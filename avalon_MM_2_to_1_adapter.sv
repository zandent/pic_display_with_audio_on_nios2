==> flow/design.v <==
module avalon_MM_2_to_1_adapter(
    input clock,
    input reset_n,
    output s_waitrequest,
    output logic [31:0] s_readdata,
    input [26:0] s_address,
    input s_read,
    output logic s_readdatavalid,
    input s_lock,
    input m_waitrequest,
    output logic [26:0]m_address,
    output [1:0] m_byteenable,
    output logic m_read,
    input [15:0] m_readdata,
    input m_readdatavalid,
    output logic m_chipselect,
    output m_lock
);
logic [1:0] data_flag;
assign m_byteenable = 2'b11;
assign s_waitrequest = (&data_flag)? 1'b0 : s_read;
assign m_lock = s_lock;
always @(posedge clock or negedge reset_n) begin
    if(~reset_n) begin
        s_readdata <= 32'd0;
        s_readdatavalid <= 1'b0;
        m_address <= 25'd0;
        m_chipselect <= 1'b0;
        data_flag <= 2'd0;
        m_read <= 1'b0;
    end
    else begin
        if(s_read) begin
            if(data_flag==2'd0 && m_read==1'b0) begin
                m_address <= s_address[26:0];
                m_read <= 1'b1;
                m_chipselect <= 1'b1;
            end
            else if(data_flag==2'd0 && m_read==1'b1 && m_waitrequest==1'b0 && m_readdatavalid==1'b1) begin
                m_read <= 1'b0;
                m_chipselect <= 1'b0;
                s_readdata[15:0] <= m_readdata;  
                data_flag[0] <= 1'b1;           
            end
            else if(data_flag==2'd1 && m_read==1'b0) begin
                m_address <= s_address[26:0] + 2'd2;
                m_read <= 1'b1;
                m_chipselect <= 1'b1;
            end
            else if(data_flag==2'd1 && m_read==1'b1 && m_waitrequest==1'b0 && m_readdatavalid==1'b1) begin
                m_read <= 1'b0;
                m_chipselect <= 1'b0;
                s_readdata[31:16] <= m_readdata;  
                data_flag[1] <= 1'b1;
                s_readdatavalid <= 1'b1;           
            end
            else if(data_flag==2'd3) begin
                data_flag <= 2'd0;
                s_readdatavalid <= 1'b0;
                m_address <= 25'd0;
                s_readdata <= 32'd0;
            end
        end
        else begin
            s_readdata <= 32'd0;
            s_readdatavalid <= 1'b0;
            m_address <= 25'd0;
            m_chipselect <= 1'b0;
            data_flag <= 2'd0;
            m_read <= 1'b0;            
        end
    end
end
endmodule
From RTL to reports: avalon_MM_2_to_1_adapter. Tool output for the design above, in the order of the flow. Lines are those of the file above, counted from 1. Operators: Yosys type, input widths -> output width; for muxes data width and select width s. A cell with - has no value.

Design top: avalon_MM_2_to_1_adapter. Clock input: clock. Library: sky130hd. Corner: tt_025C_1v80.

Elaborated design. Counts by Yosys on the flattened word-level netlist (proc, flatten, opt, wreduce; memories kept). Register bits leave out memories and registers merged into their read ports (data or address). Print and check cells are left out. Cells with the same type and inputs are merged into one.

The entry for register bits after elaboration reads 62. Under bits of input ports stands 49. The figure for cells after elaboration is 69.

Under $add $sub $neg stands 1. For equal/unequal tests the number is 13. Muxes and demuxes: 34. The figure for bitwise gates (word level) is 2. The figure for reduce/logical cells is 13.

Operators with widths (count): $mux 16 (11); $mux 27 (6); $add 27x2->27 const B (1); $mux 1 (17); $ne 3x3->1 const B (3); $logic_and 1x1->1 (8); $reduce_and 4->1 (2); $ne 2x2->1 const B (3); $ne 3x1->1 const B (2); $ne 5x1->1 const B (1); $ne 4x1->1 const B (1); $ne 4x4->1 const B (1); $reduce_and 3->1 (1); $not 1->1 (2); $eq 2x1->1 const B (1); $eq 2x2->1 const B (1); $logic_not 2->1 (1); $reduce_and 2->1 (1).

Longest topological paths. Longest topological path by Yosys (ltp), each cell counted once; first at word level (registers and memories cut), then after technology mapping (sequential cells cut; the memories' decode and read muxes count).

The entry for word-level depth reads 9. Under ABC_AREA stands 1. Under depth in mapped cells stands 10. Under gate-level depth less buffers stands 10.

Netlist. Source: synth_stat.txt of the flow (Yosys; design flattened, memories mapped). It holds for the ABC_AREA given above (unset counts as 0); a run with the other value may have another netlist.

Standard cells after synthesis: 422. The figure for mapped area is 3255.6 um^2. The entry for area of sequential cells reads 1551.5 um^2. Flip-flops: 62. The figure for buffer cells is 17.

Cell types: sky130_fd_sc_hd__dfrtp_1 (count 62, area in all 1.55E+03 um^2); sky130_fd_sc_hd__nand2_1 (count 123, area in all 461.693 um^2); sky130_fd_sc_hd__nand3_1 (count 65, area in all 325.312 um^2); sky130_fd_sc_hd__inv_1 (count 42, area in all 157.651 um^2); sky130_fd_sc_hd__o21ai_0 (count 26, area in all 130.125 um^2); sky130_fd_sc_hd__nor2_1 (count 28, area in all 105.101 um^2); sky130_fd_sc_hd__buf_4 (count 8, area in all 60.058 um^2); sky130_fd_sc_hd__o21ai_1 (count 11, area in all 55.053 um^2); sky130_fd_sc_hd__o21ai_2 (count 5, area in all 43.792 um^2); sky130_fd_sc_hd__nand4_1 (count 6, area in all 37.536 um^2); sky130_fd_sc_hd__xor2_1 (count 4, area in all 35.034 um^2); sky130_fd_sc_hd__buf_2 (count 6, area in all 30.029 um^2); sky130_fd_sc_hd__nor2_2 (count 4, area in all 25.024 um^2); sky130_fd_sc_hd__nand3b_1 (count 3, area in all 22.522 um^2); sky130_fd_sc_hd__a21oi_1 (count 4, area in all 20.019 um^2); sky130_fd_sc_hd__nor3_2 (count 2, area in all 20.019 um^2); sky130_fd_sc_hd__a22o_1 (count 2, area in all 17.517 um^2); sky130_fd_sc_hd__xnor2_1 (count 2, area in all 17.517 um^2).

Other cell types: 15; their cells: 19.

Path before layout. OpenSTA on the mapped netlist: ideal clock, no wires. The path of least setup slack (recovery checks aside). Input and output delay are each 20% of the period. Register names are those of the netlist, which keeps one name where synthesis merged equal registers.

Path kind: input-to-output. Start: input port s_read. End: output port s_waitrequest. For period the number is 2.21 ns. External input delay: 0.442 ns. The entry for time at the first pin reads 0.442 ns. The entry for arrival reads 1.029 ns. The figure for path slack is 0.739 ns. For path delay the number is 0.587 ns. The entry for driving pins on the path reads 4. The entry for period reached after synthesis reads 1.471 ns.

"path delay" = arrival - input delay + setup time. At an output port there is no setup time. "driving pins on the path": output pins that drive a net of the path, with the launching flip-flop's if there is one; two outputs of one cell count as two. "period reached after synthesis" is the clock period less the worst setup slack; recovery checks do not enter. This is arithmetic on one report: input and output delays are still those of the set period (20% each). Between the ends stands the longest chain of elaborated cells between them, by number of cells; it is not shown to be the way that was timed. Of several equally long chains one is given. Each line given opens the expression or statement behind the cell; cells for indexed reads and writes are added by Yosys, which also makes memories of some case tables.

Cells stage by stage: sky130_fd_sc_hd__buf_4 > sky130_fd_sc_hd__inv_1 > sky130_fd_sc_hd__a21oi_4 > sky130_fd_sc_hd__buf_2. Under length of the longest elaborated chain stands 1.

RTL lines, path post-synthesis: from (decl) (RTL line 7) `input s_read,`; $mux 1 (RTL line 21) `assign s_waitrequest = (&data_flag)? 1'b0 : s_read;`; to (decl) (RTL line 4) `output s_waitrequest,`.

Worst path after layout. Path of least setup slack in the final report of run 1 (OpenROAD, finished layout, wires in). Where an end is a register, its clock arrival counts in the times.

Path kind: input-to-output. Start: input port s_read. End: output port s_waitrequest. For period the number is 3.3 ns. External input delay: 0.66 ns. The entry for time at the first pin reads 0.66 ns. The entry for arrival reads 1.93 ns. The figure for path slack is 0.71 ns. The entry for driving pins on the path reads 4.

Between the ends stands the longest chain of elaborated cells between them, by number of cells; it is not shown to be the way that was timed. Of several equally long chains one is given.

Cells stage by stage: sky130_fd_sc_hd__clkdlybuf4s50_1 > sky130_fd_sc_hd__inv_1 > sky130_fd_sc_hd__a21oi_4 > sky130_fd_sc_hd__clkdlybuf4s50_1. Under length of the longest elaborated chain stands 1.

RTL lines, path after layout: from (decl) (RTL line 7) `input s_read,`; $mux 1 (RTL line 21) `assign s_waitrequest = (&data_flag)? 1'b0 : s_read;`; to (decl) (RTL line 4) `output s_waitrequest,`.

## Implementation results

2 stored runs of avalon_MM_2_to_1_adapter in the flow (synthesis by Yosys, layout by OpenROAD, sky130hd cells), in arbitrary order. Constraints: input delay and output delay 20% of the set period each, output load 0.01 pF. "period achieved" = clock period - worst setup slack. The figure is calculated, with input and output delays left at 20% of the set period. By "critical path time" is meant the share of the clock period that the worst setup path is allowed (20% is reserved at inputs, 20% at outputs), minus its slack. Clock arrival times at its registers enter into it. "power consumption" rests on the timing tool's default activity at the inputs, not on a simulated workload.

Files of run 1:
==> flow/run.sh <==
#!/bin/bash
# the make line also repeats the synthesis and layout settings of config.mk as NAME=value (left out here)
make -C /OpenROAD-flow-scripts/flow DESIGN_CONFIG=/design/flow/config.mk WORK_HOME=/design/flow/orfs CLKGATE_MAP_FILE= finish
==> flow/config.mk <==
export PLATFORM = sky130hd
export DESIGN_NAME = avalon_MM_2_to_1_adapter
export DESIGN_NICKNAME = avalon_MM_2_to_1_adapter
export VERILOG_FILES = /design/flow/design.v
export SDC_FILE = /design/flow/constraint.sdc
export NUM_CORES = 4
export LEC_CHECK = 0
export ABC_AREA = 1
export CAP_MARGIN = 0
export CORE_MARGIN = 9
export CORE_UTILIZATION = 33
export CTS_CLUSTER_DIAMETER = 76
export GPL_ROUTABILITY_DRIVEN = 0
export MIN_ROUTING_LAYER = met1
export PLACE_DENSITY = 0.83
export SETUP_SLACK_MARGIN = 0.63
export SLEW_MARGIN = 20
==> flow/constraint.sdc <==
create_clock -name core_clock -period 3.3 [get_ports {clock}]
set_input_delay 0.6600 -clock core_clock [delete_from_list [all_inputs] [get_ports {clock}]]
set_output_delay 0.6600 -clock core_clock [all_outputs]
set_load 0.01 [all_outputs]

Results of run 1. The total negative slack on setup checks stands at 0.000 ns. The measured die area is 13,765.2 um^2. The utilization stands at 48.9%. The setup slack of the worst path comes to 0.710 ns. The power consumption comes to 1.818 mW. The area of the standard cells in the finished layout stands at 4,605.7 um^2. The period achieved is 2.590 ns. For the cell area after synthesis the run shows 3,255.6 um^2. For the critical path time the run shows 1.27 ns. Kind of the worst setup path: input-to-output.

Files of run 2:
==> flow/run.sh <==
#!/bin/bash
# the make line also repeats the synthesis and layout settings of config.mk as NAME=value (left out here)
make -C /OpenROAD-flow-scripts/flow DESIGN_CONFIG=/design/flow/config.mk WORK_HOME=/design/flow/orfs CLKGATE_MAP_FILE= finish
==> flow/config.mk <==
export PLATFORM = sky130hd
export DESIGN_NAME = avalon_MM_2_to_1_adapter
export DESIGN_NICKNAME = avalon_MM_2_to_1_adapter
export VERILOG_FILES = /design/flow/design.v
export SDC_FILE = /design/flow/constraint.sdc
export NUM_CORES = 4
export LEC_CHECK = 0
export ABC_AREA = 0
export CAP_MARGIN = 15
export CELL_PAD_IN_SITES_DETAIL_PLACEMENT = 2
export CELL_PAD_IN_SITES_GLOBAL_PLACEMENT = 0
export CORE_MARGIN = 2
export CORE_UTILIZATION = 28
export GPL_TIMING_DRIVEN = 0
export SLEW_MARGIN = 20
==> flow/constraint.sdc <==
create_clock -name core_clock -period 3.02 [get_ports {clock}]
set_input_delay 0.6040 -clock core_clock [delete_from_list [all_inputs] [get_ports {clock}]]
set_output_delay 0.6040 -clock core_clock [all_outputs]
set_load 0.01 [all_outputs]

Results of run 2. The total negative slack on setup checks stands at 0.000 ns. The measured die area is 10,877.4 um^2. The utilization stands at 44.2%. The setup slack of the worst path comes to 0.278 ns. The power consumption comes to 2.004 mW. The area of the standard cells in the finished layout stands at 4,320.4 um^2. The period achieved is 2.742 ns. For the cell area after synthesis the run shows 2,816.5 um^2. For the critical path time the run shows 1.53 ns. Kind of the worst setup path: input-to-output.
